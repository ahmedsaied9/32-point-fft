==> flow/design.v <==
module Butterfly_C #(parameter data_width=16)
(   input wire signed [data_width-1:0] A_real, A_imag, B_real, B_imag, W_real, W_imag,
	input  clk_MAC, aclr, sload,
	input [1:0] select,
	output reg signed[data_width-1:0] O_real, O_imag
);
wire signed [data_width-1:0] W_imag_neg;
assign W_imag_neg = ~W_imag + 1'b1;
wire signed [data_width-1:0] MUX1_o, MUX2_o, MUX3_o, MUX4_o;
MUX_4x1 #(.data_width(data_width)) MUX1 (.D(B_real), .A(B_imag), .C(A_real), .B(16'd0), .MUX_o(MUX1_o), .sel(select));
MUX_4x1 #(.data_width(data_width)) MUX2(.D(W_real), .A(W_imag_neg), .C(16'b0000000100000000),.B(16'd0), .MUX_o(MUX2_o), .sel(select));
MUX_4x1 #(.data_width(data_width)) MUX3 (.D(B_real), .A(B_imag), .C(A_imag),.B(16'd0), .MUX_o(MUX3_o), .sel(select));
MUX_4x1 #(.data_width(data_width)) MUX4 (.D(W_imag), .A(W_real), .C(16'b0000000100000000),.B(16'd0), .MUX_o(MUX4_o), .sel(select));
wire signed [data_width-1:0] adder_out1, adder_out2;
always @( adder_out1, adder_out2)
begin
	O_real = adder_out1;
	O_imag = adder_out2;
end
 MAC #(.data_width(data_width)) MAC1
(
	.dataa(MUX1_o),
	.datab(MUX2_o),
	.clk(clk_MAC), .aclr(aclr),  .sload(sload),		
	.adder_out(adder_out1)
);
MAC #(.data_width(data_width)) MAC2
(
	.dataa(MUX3_o),
	.datab(MUX4_o),
	.clk(clk_MAC), .aclr(aclr),  .sload(sload),		
	.adder_out(adder_out2)
);
endmodule
module MAC #(parameter data_width =32)
(
	input wire signed [data_width-1:0] dataa,
	input wire signed [data_width-1:0] datab,
	input wire clk, aclr,  sload,		 
	output reg signed [data_width-1:0] adder_out
);
	reg  sload_reg;
	reg signed [data_width-1:0] old_result;
	wire signed [(2*data_width)-1:0] multa;
	wire A_is_pos, B_is_pos;
	assign multa = dataa * datab;
	always @ (adder_out, sload_reg)
	begin
		if (sload_reg)
			old_result <= 0;
		else
			old_result <= adder_out;
	end
	always @ (posedge clk or negedge aclr)
	begin
		if (~aclr)
		begin
			sload_reg <= 0;
			adder_out <= 0;
		end
		else 
		begin
			sload_reg <= sload;
			adder_out <= old_result + multa[23:8];
		end
	end
endmodule
module MUX_4x1 #(parameter data_width=32)
(
	input wire signed [data_width-1:0] A, B,C,D,
	input wire [1:0]	sel,
	output reg signed [data_width-1:0] MUX_o
);
always @ (*)
begin
	case (sel)
			2'b00:	begin
						MUX_o = A;
					end
			2'b01:	begin
						MUX_o = B;
					end
			2'b10:	begin
						MUX_o = C;
					end		
			2'b11:	begin
						MUX_o = D;
					end
	endcase
end
endmodule
Step by step through the tools: Butterfly_C
Tool output for the design above, in the order of the flow. Lines are those of the file above, counted from 1. Cell names lack the library's common part. The mark n/a stands for no value.

Top: Butterfly_C. Clock port: clk_MAC. Library: sky130hd. Library corner: tt_025C_1v80.

After elaboration
Source: Yosys, flattened and elaborated, memories not mapped. Widths are those after wreduce; folded enables and synchronous resets count as part of the registers. Registers that Yosys merges into a memory's read port (data or address) are not register bits. Print and check cells do not count. Equal cells are merged and count once.

The entry for flip-flop bits (word level) reads 33. For input bits the number is 101. The figure for cells after elaboration is 19. Under output and inout bits stands 32.

The figure for multiplexer cells is 6. For add/sub/neg operators the number is 3. Multiply operators: 2. The entry for reduce/logical cells reads 1. Under bitwise logic cells stands 1. The figure for equality and inequality tests is 3.

Operators by type and width (number): multiplier 16 x 16 -> 24 bit (2); case mux 16 bit (select 4 bit) (4); adder 16 bit (2); two-way mux 16 bit (2); adder 16 x 1 -> 16 bit (second input constant) (1); inverter 16 bit (1); equality test 2 bit (second input constant) (2); equality test 2 x 1 -> 1 bit (second input constant) (1); logical NOT 2 bit (1).

Logic depth
Longest topological path by Yosys (ltp), each cell counted once; first at word level (registers and memories cut), then after technology mapping (sequential cells cut; the memories' decode and read muxes count).

For depth in word-level cells the number is 5. ABC_AREA: 0. Under mapped depth stands 40. For gate-level depth less buffers the number is 38.

Netlist
Source: synth_stat.txt of the flow (Yosys; design flattened, memories mapped). It holds for the ABC_AREA given above (unset counts as 0); a run with the other value may have another netlist.

Under cell area after synthesis stands 18078.6 µm². Area of sequential cells: 825.8 µm². For flip-flop cells the number is 33. The figure for mapped cells is 2127. Buffers: 61.

Cells by type: fa_1 (number 374, area in all 7.49E+03 µm²); ha_1 (number 171, area in all 2.14E+03 µm²); inv_1 (number 505, area in all 1.9E+03 µm²); nand2_1 (number 252, area in all 945.907 µm²); nor2_1 (number 232, area in all 870.835 µm²); dfrtp_1 (number 33, area in all 825.792 µm²); xnor2_1 (number 79, area in all 691.914 µm²); a22o_1 (number 45, area in all 394.128 µm²); a22oi_1 (number 44, area in all 330.317 µm²); nor2b_1 (number 42, area in all 262.752 µm²); o21ai_0 (number 42, area in all 210.202 µm²); a21oi_1 (number 41, area in all 205.197 µm²); xor2_1 (number 22, area in all 192.685 µm²); clkbuf_1 (number 50, area in all 187.68 µm²); nand2b_1 (number 21, area in all 131.376 µm²); and2_1 (number 15, area in all 93.84 µm²); mux2_2 (number 8, area in all 90.086 µm²); nor3_1 (number 18, area in all 90.086 µm²).

Not listed: further types 44, cells in them 133. The figures by module come from a second, unflattened synthesis with its own total; it is not the netlist above.

The entry for cells (unflattened synthesis) reads 2058. Area (unflattened synthesis): 19185.9 µm².

Rows give one instance, submodules left out.

Modules: MAC #(data_width=16) (cells 970, area 8597.0 µm², times used 2, seq. area 425.4 µm²); MUX_4x1 #(data_width=16) (cells 20, area 424.2 µm², times used 4, seq. area 0.0 µm²); Butterfly_C (cells 38, area 295.3 µm², times used 1, seq. area 0.0 µm²).

Path before layout
OpenSTA on the mapped netlist: ideal clock, no wires. The path of least setup slack (recovery checks aside). Input and output delay are each 20% of the period. Register names are those of the netlist, which keeps one name where synthesis merged equal registers.

Kind: input to register. From: in select[0]. To: reg MAC2.adder_out[15]. Arrival: 10.709 ns. Setup slack: 0.858 ns. The figure for required time is 11.566 ns. The entry for launch time at the first pin reads 2.340 ns. The entry for stages on the path reads 35. Under external input delay stands 2.340 ns. Library setup time: 0.134 ns. The entry for delay of the path reads 8.503 ns. The entry for period reads 11.7 ns. The figure for path buffers is 6. The entry for synthesis period reached reads 10.842 ns.

"delay of the path" is the arrival time less input delay plus setup time. "stages on the path" counts driving pins, that of a launching flip-flop among them; a cell with two outputs on the path counts twice. "synthesis period reached" is the clock period less the worst setup slack; recovery checks do not enter. This is arithmetic on one report: input and output delays are still those of the set period (20% each). The rows between start and end are the longest chain of elaborated cells between them; the timing report does not say that the signal goes this way. Where chains are equally long, one stands for them. A line is the first line of the expression or statement that the cell stems from. Yosys adds cells for indexed reads and writes and turns some case tables into memories.

Cells stage by stage: clkbuf_1 > buf_1 > clkbuf_1 > clkbuf_1 > clkbuf_1 > clkbuf_1 > o21ai_0 > a22oi_1 > nor2_1 > fa_1 > inv_1 > fa_1 > inv_1 > ha_1 > inv_1 > fa_1 > fa_1 > fa_1 > inv_1 > ha_1 > and2_1 > or4b_2 > a21oi_1 > a31o_2 > a21oi_1 > o21bai_1 > xor2_1 > ha_1 > and3_1 > a21oi_1 > o21ai_0 > nor4_1 > o41ai_1 > a31oi_1 > xnor3_1. The entry for length of the longest elaborated chain reads 4. The figure for elaborated cells between the ends (all ways) is 8. For source lines of those cells the number is 3. Those cells by class: 1 x add/sub; 1 x mul; 3 x eq/ne; 2 x mux; 1 x reduce/logical.

Ends and longest elaborated chain, after synthesis: start, declared (RTL line 4) `input [1:0] select,`; equality test 2 bit (RTL line 76) `case (sel)`; case mux 16 bit (select 4 bit) (RTL line 76); multiplier 16 x 16 -> 24 bit (RTL line 46) `assign multa = dataa * datab;`; adder 16 bit (RTL line 64) `adder_out <= old_result + multa[23:8];`; end, assigned (RTL line 59) `adder_out <= 0;`; end, assigned (RTL line 64); end, declared (RTL line 40) `output reg signed [data_width-1:0] adder_out`.

Timing after layout
Path of least setup slack in the final report of run A (OpenROAD, finished layout, wires in). Where an end is a register, its clock arrival counts in the times.

Kind: input to register. From: in select[1]. To: reg MAC1.adder_out[15]. The figure for required time is 16.12 ns. The entry for launch time at the first pin reads 3.18 ns. Library setup time: 0.12 ns. Arrival: 13.04 ns. The entry for stages on the path reads 30. Setup slack: 3.08 ns. Under external input delay stands 3.18 ns. The entry for period reads 15.9 ns. The figure for path buffers is 3.

The rows between start and end are the longest chain of elaborated cells between them; the timing report does not say that the signal goes this way. Where chains are equally long, one stands for them.

Cells stage by stage: buf_2 > buf_4 > nor2_4 > buf_4 > and2_1 > a21o_1 > nand2_1 > fa_1 > fa_1 > fa_1 > fa_1 > inv_1 > fa_1 > inv_1 > fa_1 > inv_1 > ha_1 > a2111o_1 > o311ai_0 > nand2b_1 > a21oi_1 > xnor2_1 > ha_1 > or2_2 > o31a_1 > o41ai_1 > o21ai_0 > a21oi_1 > o21bai_1 > xnor3_1. The entry for length of the longest elaborated chain reads 4. The figure for elaborated cells between the ends (all ways) is 8. For source lines of those cells the number is 3. Those cells by class: 1 x add/sub; 1 x mul; 3 x eq/ne; 2 x mux; 1 x reduce/logical.

Ends and longest elaborated chain, post-layout: start, declared (RTL line 4) `input [1:0] select,`; equality test 2 bit (RTL line 76) `case (sel)`; case mux 16 bit (select 4 bit) (RTL line 76); multiplier 16 x 16 -> 24 bit (RTL line 46) `assign multa = dataa * datab;`; adder 16 bit (RTL line 64) `adder_out <= old_result + multa[23:8];`; end, assigned (RTL line 59) `adder_out <= 0;`; end, assigned (RTL line 64); end, declared (RTL line 40) `output reg signed [data_width-1:0] adder_out`.

Appendix: measured runs

Measured data: module Butterfly_C, platform sky130hd, 2 stored runs of the flow under differing settings, order arbitrary. Input and output delays are each 20% of the period that was set; the output load is 0.01 pF. "clock period reached" = clock period - worst setup slack. The figure is calculated, with input and output delays left at 20% of the set period. "worst path time": the worst setup path's part of the clock period (all of it between registers, 20% less for each end at a port) less its slack. A launch clock that arrives late makes it longer, a capture clock that arrives late makes it shorter. By "power" is meant OpenSTA's value without simulated activity: inputs other than the clock are taken to toggle once in ten clock periods, and the tool carries that through the logic.

Run A has these settings: period_ns 15.9; CORE_UTILIZATION 33; PLACE_DENSITY_LB_ADDON 0.07; CORE_ASPECT_RATIO 0.7; CELL_PAD_IN_SITES_GLOBAL_PLACEMENT 0; CTS_CLUSTER_SIZE 81; CAP_MARGIN 30; CORE_MARGIN 2; SLEW_MARGIN 20. The Yosys chip area after synthesis stands at 18,078.6 µm². For the die outline area the run shows 56,701.3 µm². For the area of the standard cells in the finished layout the run shows 20,558.5 µm². The final design utilization comes to 38.1 %. The worst setup slack after layout stands at 3.079 ns. The sum of negative setup slack stands at 0.000 ns. The worst hold slack in the final report stands at 0.666 ns. The power comes to 0.003325 W. The clock period reached is 12.821 ns. The worst path time is 9.64 ns. Kind of the worst setup path: input to register.

Run B has these settings: period_ns 11.4; CAP_MARGIN 20; CORE_MARGIN 2; CORE_UTILIZATION 40; SLEW_MARGIN 20. The Yosys chip area after synthesis stands at 18,078.6 µm². For the die outline area the run shows 46,913.4 µm². For the area of the standard cells in the finished layout the run shows 20,612.3 µm². The final design utilization comes to 46.4 %. The worst setup slack after layout stands at 0.398 ns. The sum of negative setup slack stands at 0.000 ns. The worst hold slack in the final report stands at 0.645 ns. The power comes to 0.004482 W. The clock period reached is 11.002 ns. The worst path time is 8.72 ns. Kind of the worst setup path: input to register.
